==> flow/design.v <==
module regfile #(
    parameter REG_SIZE = 32
)(
    input   wire        clk_in,
    input   wire        rst_in,
    input   wire        rdy_in,
    input   wire        query,
    input   wire        reorder,
    input   wire [ 4:0] reorder_entry,
    input   wire [ 4:0] reorder_rd,
    input   wire        modify, 
    input   wire [ 4:0] modify_entry,
    input   wire [ 4:0] modify_index,
    input   wire [31:0] modify_value, 
    output  wire [ 4:0] query_entry,
    output  wire [31:0] query_value   
);
reg [31:0] register[REG_SIZE-1:0];   
reg [4:0] reg_entry[REG_SIZE-1:0];
reg busy[REG_SIZE-1:0];
assign query_entry = (query && busy[modify_index]) ? reg_entry[modify_index] : 0;
assign query_value = (query && !busy[modify_index]) ? register[modify_index] : 0;
integer i;
always @(posedge clk_in) begin
    if (rst_in) begin
        for (i=0;i<REG_SIZE;i=i+1) begin
            register[i]<=0;
            reg_entry[i]<=0;
            busy[i] <= 0;
        end
    end
    else if (!rdy_in) begin
    end
    else begin
        if (reorder) begin
            reg_entry[reorder_rd] <= reorder_entry;
            busy[reorder_rd] <= 1'b1;
        end
        if (modify) begin
            register[modify_index] <= modify_value;
            if (modify_entry == 1'b0) begin
                reg_entry[modify_index] <= 5'b0;
                busy[modify_index] <= 1'b0;
            end
            else if (reg_entry[modify_index] != modify_entry) begin
                reg_entry[modify_index] <= modify_entry;
                busy[modify_index] <= 1'b1;
            end
        end 
    end
end
endmodule
======== Step by step through the tools: regfile ========
The steps from the RTL of regfile to its reports follow in flow order.
Lines are those of the file above, counted from 1.
Operators: Yosys type, input widths -> output width; for muxes data width and select width s.
The mark -- stands for no value.
design
  top ..................................... regfile
  clock input ............................. clk_in
  cell library ............................ sky130hd
  timing corner ........................... tt_025C_1v80

======== After elaboration ========
Counts by Yosys on the flattened word-level netlist (proc, flatten, opt, wreduce; memories kept). Register bits leave out memories and registers merged into their read ports (data or address); mux counts leave out enables and synchronous resets folded into registers. Print and check cells are left out.
Yosys's memory passes give these memory sizes; they may raise the number of words (mostly to a power of two), join words into wider ones and drop unused or constant bits.
cells by class
  equality and inequality tests ........... 1
  muxes and demuxes ....................... 37
  bitwise operators ....................... 2
  reductions and logical operators ........ 4
operators by type and width
  cell               number
  $mux 32            4
  $mux 5             16
  $mux 1             17
  $ne 5x5->1         1
  $logic_not 5->1    1
  $or 1x1->1         2
  $logic_and 1x1->1  2
  $logic_not 1->1    1
bit counts
  register bits after elaboration ......... 0
  memory bits (writable) .................. 1,216
  memory cells ............................ 3
  input bits .............................. 58
  elaborated cells ........................ 47
memories
  name       words  bits a word  RTL line  RTL
  register   32     32           18        reg [31:0] register[REG_SIZE-1:0];
  reg_entry  32     5            19        reg [4:0] reg_entry[REG_SIZE-1:0];
  busy       32     1            20        reg busy[REG_SIZE-1:0];

======== Logic depth ========
Depth = most cells in a row (Yosys ltp): at word level without a register or memory, in the mapped netlist without a sequential cell, where the memories' decode and read muxes count.
logic depth
  depth after elaboration ................. 7
  ABC_AREA ................................ 0
  mapped depth ............................ 15
  depth with buffers taken out ............ 8

======== After synthesis ========
Source: synth_stat.txt of the flow (Yosys; design flattened, memories mapped). It holds for the ABC_AREA given above (unset counts as 0); a run with the other value may have another netlist.
mapped netlist
  cells in the netlist .................... 3,876
  cell area after synthesis ............... 56,705.6 um^2
  sequential part of the area ............. 36,194.7 um^2
  flip-flop cells ......................... 1,216
  buffers ................................. 501
cells by type
  type                        number
  sky130_fd_sc_hd__edfxtp_1   1,184
  sky130_fd_sc_hd__and3_1     1,032
  sky130_fd_sc_hd__mux4_2     264
  sky130_fd_sc_hd__clkbuf_1   424
  sky130_fd_sc_hd__a32o_1     152
  sky130_fd_sc_hd__o22ai_1    169
  sky130_fd_sc_hd__mux2i_1    80
  sky130_fd_sc_hd__dfxtp_1    32
  sky130_fd_sc_hd__nor2_1     115
  sky130_fd_sc_hd__nand2_1    87
  sky130_fd_sc_hd__a211o_1    32
  sky130_fd_sc_hd__or4_1      36
  sky130_fd_sc_hd__buf_2      52
  sky130_fd_sc_hd__o2bb2ai_1  24
  sky130_fd_sc_hd__a21o_1     24
  sky130_fd_sc_hd__o21ai_2    14
  sky130_fd_sc_hd__buf_6      9
  sky130_fd_sc_hd__a21oi_1    18
Other cell types: 33; their cells: 128.

======== Timing after synthesis ========
Path of least setup slack by OpenSTA after synthesis, without wires, with an ideal clock, recovery checks aside; 20% of the period is set as input and as output delay. Where synthesis merged equal registers, the netlist keeps one of their names.
timing post-synthesis
  path type ............................... input -> output
  from .................................... input port modify_index[0]
  to ...................................... output port query_value[0]
  period .................................. 11.4 ns
  input delay ............................. 2.280 ns
  output delay ............................ 2.280 ns
  launch time at the first pin ............ 2.280 ns
  arrival ................................. 4.778 ns
  path slack .............................. 4.342 ns
  path delay .............................. 2.498 ns
  driving pins on the path ................ 13
  path buffers ............................ 7
  period reached after synthesis .......... 7.058 ns
"path delay" = arrival - input delay + setup time.
At an output port there is no setup time.
"driving pins on the path" counts driving pins, that of a launching flip-flop among them; a cell with two outputs on the path counts twice.
"period reached after synthesis" is the clock period less the worst setup slack; recovery checks do not enter. This is arithmetic on one report: input and output delays are still those of the set period (20% each).
Between the ends stands the longest chain of elaborated cells between them, by number of cells; it is not shown to be the way that was timed. Of several equally long chains one is given.
A line is the first line of the expression or statement that the cell stems from. Yosys adds cells for indexed reads and writes and turns some case tables into memories.
The chain passes a memory read, where the word-level depth is cut; so it can be longer than that depth.
between the ends, post-synthesis
  path through ............................ sky130_fd_sc_hd__buf_6 > sky130_fd_sc_hd__buf_6 > sky130_fd_sc_hd__buf_4 > sky130_fd_sc_hd__buf_4 > sky130_fd_sc_hd__buf_4 > sky130_fd_sc_hd__buf_2 > sky130_fd_sc_hd__mux4_2 > sky130_fd_sc_hd__a22oi_1 > sky130_fd_sc_hd__nand2_1 > sky130_fd_sc_hd__nor3_1 > sky130_fd_sc_hd__nand2_1 > sky130_fd_sc_hd__buf_1 > sky130_fd_sc_hd__nor2_1
  cells in the longest elaborated chain ... 4
  elaborated cells on any way between the ends .. 5
  RTL lines with such cells ............... 3
  classes of those cells .................. mux: 1; reduce/logical: 2; memory: 2
RTL lines, path post-synthesis
  item               RTL line  RTL
  start, declared    13        input   wire [ 4:0] modify_index,
  $mem_v2 32x1       20        reg busy[REG_SIZE-1:0];
  $logic_not 1->1    22        assign query_value = (query && !busy[modify_index]) ? register[modify_index] : 0;
  $logic_and 1x1->1  22
  $mux 32            22
  end, declared      16        output  wire [31:0] query_value

======== Worst path after layout ========
Path of least setup slack in the final report of flow run 1 (OpenROAD, finished layout, wires in). Where an end is a register, its clock arrival counts in the times.
timing after layout
  path type ............................... input -> output
  from .................................... input port modify_index[2]
  to ...................................... output port query_value[1]
  period .................................. 12.2 ns
  input delay ............................. 2.44 ns
  output delay ............................ 2.44 ns
  launch time at the first pin ............ 2.44 ns
  arrival ................................. 6.38 ns
  path slack .............................. 3.38 ns
  driving pins on the path ................ 8
  path buffers ............................ 4
Between the ends stands the longest chain of elaborated cells between them, by number of cells; it is not shown to be the way that was timed. Of several equally long chains one is given.
The chain passes a memory read, where the word-level depth is cut; so it can be longer than that depth.
between the ends, after layout
  path through ............................ sky130_fd_sc_hd__clkdlybuf4s50_1 > sky130_fd_sc_hd__buf_4 > sky130_fd_sc_hd__nand2b_2 > sky130_fd_sc_hd__buf_4 > sky130_fd_sc_hd__o22ai_1 > sky130_fd_sc_hd__or4_1 > sky130_fd_sc_hd__nor2_1 > sky130_fd_sc_hd__clkdlybuf4s50_1
  cells in the longest elaborated chain ... 4
  elaborated cells on any way between the ends .. 5
  RTL lines with such cells ............... 3
  classes of those cells .................. mux: 1; reduce/logical: 2; memory: 2
RTL lines, path after layout
  item               RTL line  RTL
  start, declared    13        input   wire [ 4:0] modify_index,
  $mem_v2 32x1       20        reg busy[REG_SIZE-1:0];
  $logic_not 1->1    22        assign query_value = (query && !busy[modify_index]) ? register[modify_index] : 0;
  $logic_and 1x1->1  22
  $mux 32            22
  end, declared      16        output  wire [31:0] query_value

==> runs of regfile <==
Record of 2 stored runs of the RTL-to-layout flow on regfile, platform sky130hd. The runs are unordered. Constraints: input delay and output delay 20% of the set period each, output load 0.01 pF.
By "achieved period" is meant the clock period of the run minus its worst setup slack. This is arithmetic on one report: input and output delays are still those of the set period (20% each).
"time on the worst setup path" is the time allowed to the run's worst setup path (the clock period less input and output delay, where it has them) less its slack. Clock arrival times count: a late capture clock shortens it, a late launch clock lengthens it.
"power consumption" is the tool's figure for a default switching activity; nothing was simulated.

---- flow run 1 ----
settings
  period_ns = 12.2
  CORE_UTILIZATION = 51
  SETUP_SLACK_MARGIN = 3.46
  CELL_PAD_IN_SITES_GLOBAL_PLACEMENT = 3
  CELL_PAD_IN_SITES_DETAIL_PLACEMENT = 0
  CAP_MARGIN = 35
  SLEW_MARGIN = 30
  MIN_ROUTING_LAYER = met2
  CORE_MARGIN = 2
results
  utilization of the finished layout ...... 57.3%
  power consumption ....................... 9,732 uW
  post-route worst hold slack ............. 0.546 ns
  achieved period ......................... 8.817 ns
  area of the die ......................... 113,869.0 um^2
  time on the worst setup path ............ 3.94 ns
  critical path type ...................... input -> output
  total negative setup slack .............. 0.000 ns
  setup slack of the critical path ........ 3.383 ns
  standard-cell area of the final layout .. 63,324.5 um^2
  chip area in the Yosys report ........... 56,705.6 um^2

---- flow run 2 ----
settings
  period_ns = 4.45
  CORE_UTILIZATION = 17
  PLACE_DENSITY = 0.7
  HOLD_SLACK_MARGIN = 0.15
  CELL_PAD_IN_SITES_GLOBAL_PLACEMENT = 1
  TNS_END_PERCENT = 5
  CTS_CLUSTER_DIAMETER = 261
  CAP_MARGIN = 0
  SLEW_MARGIN = 0
  MIN_ROUTING_LAYER = met1
  CORE_MARGIN = 2
results
  utilization of the finished layout ...... 20.8%
  power consumption ....................... 25,358 uW
  post-route worst hold slack ............. 0.556 ns
  achieved period ......................... 4.505 ns
  area of the die ......................... 338,200.0 um^2
  time on the worst setup path ............ 2.72 ns
  critical path type ...................... input -> output
  total negative setup slack .............. -0.140 ns
  setup slack of the critical path ........ -0.055 ns
  standard-cell area of the final layout .. 69,309.0 um^2
  chip area in the Yosys report ........... 56,705.6 um^2
